==> flow/design.v <==
module	DFFQ #(parameter WIDTH=32)( CLK, D, Q );
input	CLK;
input		[WIDTH-1:0] 	D;
output	reg	[WIDTH-1:0] 	Q;
always @(posedge CLK)	Q <= D;
endmodule
module full_adder(
input A,
input B,
input CI,
output reg S,
output reg CO
);
always @ (A, B, CI) begin
    case ({A, B, CI})
        3'b000: begin S=0; CO=0; end
        3'b001: begin S=1; CO=0; end
        3'b010: begin S=1; CO=0; end
        3'b011: begin S=0; CO=1; end
        3'b100: begin S=1; CO=0; end
        3'b101: begin S=0; CO=1; end
        3'b110: begin S=0; CO=1; end
        3'b111: begin S=1; CO=1; end
    endcase
end
endmodule
module half_adder(
input A,
input B,
output reg S,
output reg CO
);
always @ (A, B) begin
    case ({A, B})
        2'b00: begin S=0; CO=0; end
        2'b01: begin S=1; CO=0; end
        2'b10: begin S=1; CO=0; end
        2'b11: begin S=0; CO=1; end
    endcase
end
endmodule
module	MUL_reconfigurable_3_3 ( A, B, SignI, SignW, MUL );
input	[1:0] 	A, B;
input 	SignI, 	SignW;
output	[5:0]	MUL;
wire 	[10:0] 	PP;
wire 	[2:0] 	A_Ext, B_Ext;
assign 	A_Ext	= {SignI & A[1], A[1:0]};
assign 	B_Ext	= {SignW & B[1], B[1:0]};
assign 	PP[0]	= A_Ext[0]	& B_Ext[0];
assign 	PP[1]	= A_Ext[1]	& B_Ext[0];
assign	PP[2]	= ~ ( A_Ext[2] 	& B_Ext[0] );
assign 	PP[3] 	= 1'b1;
assign 	PP[4] 	= A_Ext[0]	& B_Ext[1];
assign 	PP[5] 	= A_Ext[1]	& B_Ext[1];
assign	PP[6]	= ~ ( A_Ext[2] 	& B_Ext[1] );
assign	PP[7]	= ~ ( A_Ext[0] 	& B_Ext[2] );
assign	PP[8]	= ~ ( A_Ext[1] 	& B_Ext[2] );
assign 	PP[9] 	= A_Ext[2]	& B_Ext[2];
assign 	PP[10] 	= 1'b1;
wire 	HA_0_CO, FA_0_S, FA_0_CO, HA_1_CO, FA_1_S, FA_1_CO, FA_2_CO, FA_3_CO;
wire	NOCONNECT;
assign 	MUL[0] 	= PP[0];
half_adder 	HA_0 	( .A(PP[1]),	.B(PP[4]),	.S(MUL[1]),	.CO(HA_0_CO) );
full_adder 	FA_0 	( .A(PP[7]), 	.B(PP[5]), 	.CI(HA_0_CO),	.S(FA_0_S),	.CO(FA_0_CO) );
half_adder	HA_1	( .A(PP[2]), 	.B(FA_0_S),	.S(MUL[2]),	.CO(HA_1_CO) );
full_adder 	FA_1	( .A(PP[6]), 	.B(PP[8]),	.CI(FA_0_CO),	.S(FA_1_S),	.CO(FA_1_CO) );
full_adder	FA_2	( .A(PP[3]), 	.B(FA_1_S),	.CI(HA_1_CO), 	.S(MUL[3]), .CO(FA_2_CO) );
full_adder 	FA_3 	( .A(PP[9]), 	.B(FA_1_CO),	.CI(FA_2_CO), 	.S(MUL[4]),	.CO(FA_3_CO) );
half_adder	HA_2	( .A(PP[10]),	.B(FA_3_CO), 	.S(MUL[5]), .CO(NOCONNECT));
endmodule
module pe	( CLK, Input_Feature, Weight, i_SignI, i_SignW, Output_PSUM );
input	CLK;
input	[8 * 2-1:0]	Input_Feature;
input	[8 * 2-1:0]	Weight;
input	i_SignI, i_SignW;
output 	signed	[9-1:0]	Output_PSUM;
wire	[8 * 6-1:0]	Dot_Product;
sip_dot	sip_dot	( .i_Act(Input_Feature), .i_Weight(Weight), .i_SignI(i_SignI), .i_SignW(i_SignW), .o_sip_dot(Dot_Product) );
wire	signed	[9-1:0]	sip_dot_add;
sip_dot_adder	sip_dot_adder	( .i_sip_dot(Dot_Product), .o_sip_dot_adder(sip_dot_add) );
DFFQ	#(9)	DFFQ_SIP_DOT_ADD	( .CLK(CLK), .D(sip_dot_add), .Q(Output_PSUM) );
endmodule
module	sip_dot	( i_Act, i_Weight, i_SignI, i_SignW, o_sip_dot );
input	[8 * 2-1:0]	i_Act;
input	[8 * 2-1:0]	i_Weight;
input	i_SignI, i_SignW;
output	[8 * 6-1:0]	o_sip_dot;
genvar i;
generate
	for (i=0;i<8;i=i+1) begin: sip_dot_dot_forloop
		MUL_reconfigurable_3_3 mul ( .A(i_Act[2*i +: 2]), .B(i_Weight[2*i +: 2]), .SignI(i_SignI), .SignW(i_SignW), .MUL(o_sip_dot[6*i +: 6]) );
	end
endgenerate
endmodule
module	sip_dot_adder ( i_sip_dot, o_sip_dot_adder );
input	[8 * 6-1:0]	i_sip_dot;
output	signed	[9-1:0]	o_sip_dot_adder;
wire	signed	[6-1:0]	i_sip_dot_vector	[0:8-1];
wire	signed	[9-1:0]	sip_dotadd;
genvar i;
generate
for (i=0;i<8;i=i+1)	begin: i_sip_dot_forloop
	assign	i_sip_dot_vector[i]	= i_sip_dot[6*i +: 6];
end
endgenerate
assign	o_sip_dot_adder	= sip_dotadd;
assign sip_dotadd = i_sip_dot_vector[0] + i_sip_dot_vector[1] + i_sip_dot_vector[2] + i_sip_dot_vector[3] + i_sip_dot_vector[4] + i_sip_dot_vector[5] + i_sip_dot_vector[6] + i_sip_dot_vector[7];
endmodule
From RTL to reports: pe

What the tools print for pe, step after step.
Lines are those of the file above, counted from 1.
Operators: Yosys type, input widths -> output width; for muxes data width and select width s.
Not given: n/a

Top module: pe
Clock: CLK
Cell library: sky130hd
Library corner: tt_025C_1v80

Word-level counts

Counts by Yosys on the flattened word-level netlist (proc, flatten, opt, wreduce; memories kept). Register bits leave out memories and registers merged into their read ports (data or address); mux counts leave out enables and synchronous resets folded into registers. Print and check cells are left out. Cells with the same type and inputs are merged into one.
Yosys's memory passes give these memory sizes; they may raise the number of words (mostly to a power of two), join words into wider ones and drop unused or constant bits.

Elaborated cells: 336
Bits of input ports: 35
Memories kept: 32
Flip-flop bits (word level): 9
Memory bits (read-only): 512
Output and inout bits: 9

Memories:

| name            | depth | bits a word | rd ports | wr ports | line | text |
| (no name shown) | 8     | 2           | 1        | 0        | 15   | `case ({A, B, CI})` |
| (no name shown) | 8     | 2           | 1        | 0        | 15   |  |
| (no name shown) | 8     | 2           | 1        | 0        | 15   |  |
| (no name shown) | 8     | 2           | 1        | 0        | 15   |  |
| (no name shown) | 8     | 2           | 1        | 0        | 15   |  |
| (no name shown) | 8     | 2           | 1        | 0        | 15   |  |

Memories not listed: 26.

Add/sub/neg operators: 7
Multiplexer cells: 40
Bitwise logic cells: 128
Equal/unequal tests: 48
Reduce/logical cells: 80

Operators with widths:

| operator           | count |
| $and 1x1->1        | 88 |
| $reduce_or 2->1    | 40 |
| $pmux 1 s2         | 40 |
| $eq 2x2->1 const B | 32 |
| $add 9x6->9        | 6 |
| $logic_not 2->1    | 24 |
| $reduce_or 3->1    | 16 |
| $not 1->1          | 40 |
| $eq 2x1->1 const B | 16 |
| $add 6x6->7        | 1 |

Longest topological paths

Longest topological path by Yosys (ltp), each cell counted once; first at word level (registers and memories cut), then after technology mapping (sequential cells cut; the memories' decode and read muxes count).

Word-level depth: 13
ABC_AREA: 0
Mapped depth: 29
Mapped depth without buffers: 29

Netlist

Source: synth_stat.txt of the flow (Yosys; design flattened, memories mapped). It holds for the ABC_AREA given above (unset counts as 0); a run with the other value may have another netlist.

Cell types:

| type                       | count | area in all (um2) |
| sky130_fd_sc_hd__ha_1      | 85    | 1063.52 |
| sky130_fd_sc_hd__fa_1      | 33    | 660.634 |
| sky130_fd_sc_hd__inv_1     | 98    | 367.853 |
| sky130_fd_sc_hd__nand2_1   | 60    | 225.216 |
| sky130_fd_sc_hd__xnor2_1   | 21    | 183.926 |
| sky130_fd_sc_hd__dfxtp_1   | 9     | 180.173 |
| sky130_fd_sc_hd__and2_1    | 24    | 150.144 |
| sky130_fd_sc_hd__xor2_1    | 10    | 87.584 |
| sky130_fd_sc_hd__o21a_1    | 9     | 67.565 |
| sky130_fd_sc_hd__a21oi_1   | 12    | 60.058 |
| sky130_fd_sc_hd__o21ai_0   | 12    | 60.058 |
| sky130_fd_sc_hd__mux2_2    | 5     | 56.304 |
| sky130_fd_sc_hd__nor2_1    | 11    | 41.29 |
| sky130_fd_sc_hd__nand3_1   | 6     | 30.029 |
| sky130_fd_sc_hd__a21o_1    | 3     | 22.522 |
| sky130_fd_sc_hd__a211oi_1  | 2     | 15.014 |
| sky130_fd_sc_hd__a2bb2oi_2 | 1     | 15.014 |
| sky130_fd_sc_hd__buf_2     | 3     | 15.014 |

Not listed: further types 8, cells in them 13.

Sequential area: 180.2 um2
Chip area (Yosys): 3379.5 um2
Cell count: 417
Flip-flop cells: 9

The figures by module come from a second, unflattened synthesis with its own total; it is not the netlist above.

Cell total of the unflattened synthesis: 500
Area total of the unflattened synthesis: 3991.3 um2

Rows give one instance, submodules left out.

By module:

| module                 | instances | cells | area (um2) |
| full_adder             | 32        | 7     | 50.0 |
| sip_dot_adder          | 1         | 155   | 1368.8 |
| MUL_reconfigurable_3_3 | 8         | 11    | 67.6 |
| half_adder             | 24        | 1     | 12.5 |
| DFFQ (WIDTH=9)         | 1         | 9     | 180.2 |
| pe                     | 1         | 0     | 0.0 |
| sip_dot                | 1         | 0     | 0.0 |

Path before layout

OpenSTA on the mapped netlist: ideal clock, no wires. The path of least setup slack (recovery checks aside). Input and output delay are each 20% of the period. Register names are those of the netlist, which keeps one name where synthesis merged equal registers.

Kind: input-to-reg
Start: input Input_Feature[2]
End: register DFFQ_SIP_DOT_ADD.Q[7]
Period: 13.1 ns
Arrival time: 7.948 ns
Delay of the path: 5.400 ns
Setup slack: 5.080 ns
Stages: 25
External input delay: 2.620 ns
Setup time: 0.072 ns
Time at the first pin: 2.620 ns
Period reached after synthesis: 8.02 ns

"delay of the path" is the arrival time less input delay plus setup time.
"stages": output pins that drive a net of the path, with the launching flip-flop's if there is one; two outputs of one cell count as two.
"period reached after synthesis" = period - worst setup slack (recovery checks aside). The figure is calculated, with input and output delays left at 20% of the set period.
The rows between start and end are the longest chain of elaborated cells between them; the timing report does not say that the signal goes this way. Where chains are equally long, one stands for them.
A line is the first line of the expression or statement that the cell stems from. Yosys adds cells for indexed reads and writes and turns some case tables into memories.
The chain passes a memory read, where the word-level depth is cut; so it can be longer than that depth.

Cell sequence: sky130_fd_sc_hd__and2_1 > sky130_fd_sc_hd__ha_1 > sky130_fd_sc_hd__ha_1 > sky130_fd_sc_hd__o21ai_0 > sky130_fd_sc_hd__ha_1 > sky130_fd_sc_hd__nand2_1 > sky130_fd_sc_hd__o21ai_0 > sky130_fd_sc_hd__ha_1 > sky130_fd_sc_hd__ha_1 > sky130_fd_sc_hd__xnor2_1 > sky130_fd_sc_hd__ha_1 > sky130_fd_sc_hd__o21ai_0 > sky130_fd_sc_hd__nor2_1 > sky130_fd_sc_hd__nor2_1 > sky130_fd_sc_hd__fa_1 > sky130_fd_sc_hd__fa_1 > sky130_fd_sc_hd__fa_1 > sky130_fd_sc_hd__inv_1 > sky130_fd_sc_hd__fa_1 > sky130_fd_sc_hd__inv_1 > sky130_fd_sc_hd__ha_1 > sky130_fd_sc_hd__a21oi_1 > sky130_fd_sc_hd__o21bai_1 > sky130_fd_sc_hd__a21oi_1 > sky130_fd_sc_hd__xnor2_1
Length of the longest elaborated chain: 20
Elaborated cells between the ends (all ways): 37
RTL lines with such cells: 6
Those cells by class: add/sub: 7; eq/ne: 6; mux: 5; logic: 5; reduce/logical: 10; memory: 4

Ends and longest elaborated chain, post-synthesis:

| what            | line | text |
| start, declared | 74   | `input [8 * 2-1:0] Input_Feature;` |
| $and 1x1->1     | 54   | `assign PP[4] = A_Ext[0] & B_Ext[1];` |
| $logic_not 2->1 | 34   | `case ({A, B})` |
| $reduce_or 3->1 | n/a  |  |
| $pmux 1 s2      | 34   |  |
| $mem_v2 8x2     | 15   | `case ({A, B, CI})` |
| $logic_not 2->1 | 34   |  |
| $reduce_or 3->1 | n/a  |  |
| $pmux 1 s2      | 34   |  |
| $mem_v2 8x2 x2  | 15   |  |
| $logic_not 2->1 | 34   |  |
| $reduce_or 2->1 | n/a  |  |
| $pmux 1 s2      | 34   |  |
| $add 6x6->7     | 108  | `assign sip_dotadd = i_sip_dot_vector[0] + i_sip_dot_vector[1] + i_sip_dot_vector[2] + i_sip_dot_vector[3] + i_ ...` |
| $add 9x6->9 x6  | 108  |  |
| end, assigned   | 5    | `always @(posedge CLK) Q <= D;` |
| end, declared   | 4    | `output reg [WIDTH-1:0] Q;` |

Worst path after layout

From the final timing report of flow run 1: the path of least setup slack in the routed layout; clock arrival at registers is part of the times.

Kind: input-to-reg
Start: input Input_Feature[3]
End: register DFFQ_SIP_DOT_ADD.Q[7]
Setup slack: 1.41 ns
Stages: 28
Time at the first pin: 1.85 ns
Arrival time: 8.03 ns
Setup time: 0.07 ns
Period: 9.27 ns
External input delay: 1.85 ns

The rows between start and end are the longest chain of elaborated cells between them; the timing report does not say that the signal goes this way. Where chains are equally long, one stands for them.
The chain passes a memory read, where the word-level depth is cut; so it can be longer than that depth.

Cell sequence: sky130_fd_sc_hd__clkdlybuf4s50_1 > sky130_fd_sc_hd__and2_1 > sky130_fd_sc_hd__ha_1 > sky130_fd_sc_hd__inv_1 > sky130_fd_sc_hd__ha_1 > sky130_fd_sc_hd__nand2_1 > sky130_fd_sc_hd__o21ai_0 > sky130_fd_sc_hd__ha_1 > sky130_fd_sc_hd__nand2_1 > sky130_fd_sc_hd__o21ai_0 > sky130_fd_sc_hd__ha_1 > sky130_fd_sc_hd__ha_1 > sky130_fd_sc_hd__xnor2_1 > sky130_fd_sc_hd__ha_1 > sky130_fd_sc_hd__o21ai_0 > sky130_fd_sc_hd__nor2_1 > sky130_fd_sc_hd__nor2_1 > sky130_fd_sc_hd__fa_1 > sky130_fd_sc_hd__fa_1 > sky130_fd_sc_hd__fa_1 > sky130_fd_sc_hd__inv_1 > sky130_fd_sc_hd__fa_1 > sky130_fd_sc_hd__inv_1 > sky130_fd_sc_hd__ha_1 > sky130_fd_sc_hd__a21oi_1 > sky130_fd_sc_hd__o21bai_1 > sky130_fd_sc_hd__a21oi_1 > sky130_fd_sc_hd__xnor2_1
Length of the longest elaborated chain: 20
Elaborated cells between the ends (all ways): 43
RTL lines with such cells: 10
Those cells by class: add/sub: 7; eq/ne: 6; mux: 5; logic: 11; reduce/logical: 10; memory: 4

Ends and longest elaborated chain, after layout:

| what            | line | text |
| start, declared | 74   | `input [8 * 2-1:0] Input_Feature;` |
| $and 1x1->1     | 51   | `assign PP[1] = A_Ext[1] & B_Ext[0];` |
| $logic_not 2->1 | 34   | `case ({A, B})` |
| $reduce_or 3->1 | n/a  |  |
| $pmux 1 s2      | 34   |  |
| $mem_v2 8x2     | 15   | `case ({A, B, CI})` |
| $logic_not 2->1 | 34   |  |
| $reduce_or 3->1 | n/a  |  |
| $pmux 1 s2      | 34   |  |
| $mem_v2 8x2 x2  | 15   |  |
| $logic_not 2->1 | 34   |  |
| $reduce_or 2->1 | n/a  |  |
| $pmux 1 s2      | 34   |  |
| $add 6x6->7     | 108  | `assign sip_dotadd = i_sip_dot_vector[0] + i_sip_dot_vector[1] + i_sip_dot_vector[2] + i_sip_dot_vector[3] + i_ ...` |
| $add 9x6->9 x6  | 108  |  |
| end, assigned   | 5    | `always @(posedge CLK) Q <= D;` |
| end, declared   | 4    | `output reg [WIDTH-1:0] Q;` |

Ticket comment

Record of 2 stored runs of the RTL-to-layout flow on pe, platform sky130hd. The runs are unordered. Constraints: input delay and output delay 20% of the set period each, output load 0.01 pF.
"clock period achieved" = clock period - worst setup slack. The figure is calculated, with input and output delays left at 20% of the set period.
"worst path time": the worst setup path's part of the clock period (all of it between registers, 20% less for each end at a port) less its slack. A launch clock that arrives late makes it longer, a capture clock that arrives late makes it shorter.
Among the settings, n/a means not set for that run.

| name                                         | flow run 1   | flow run 2   |
| period_ns                                    | 9.27         | 8.46         |
| CORE_UTILIZATION                             | 41           | 63           |
| SETUP_SLACK_MARGIN                           | 0.48         | 0.31         |
| PLACE_DENSITY                                | 0.93         | 0.72         |
| CORE_MARGIN                                  | 7            | 2            |
| CELL_PAD_IN_SITES_GLOBAL_PLACEMENT           | 3            | n/a          |
| CTS_CLUSTER_DIAMETER                         | 126          | n/a          |
| MIN_ROUTING_LAYER                            | met2         | n/a          |
| MAX_ROUTING_LAYER                            | met4         | met5         |
| CAP_MARGIN                                   | 20           | 10           |
| SLEW_MARGIN                                  | 20           | 25           |
| TNS_END_PERCENT                              | n/a          | 55           |
| total die area (um2)                         | 10980.9      | 5966.0       |
| worst hold slack after layout (ns)           | 2.549        | 2.354        |
| standard-cell area of the final layout (um2) | 3967.6       | 3927.5       |
| utilization in the final report (%)          | 50.6         | 76.4         |
| sum of negative setup slack (ns)             | 0.000        | 0.000        |
| clock period achieved (ns)                   | 7.864        | 7.654        |
| worst path time (ns)                         | 6.01         | 5.96         |
| critical path type                           | input-to-reg | input-to-reg |
| worst setup slack after layout (ns)          | 1.406        | 0.806        |
| Yosys chip area after synthesis (um2)        | 3379.5       | 3379.5       |
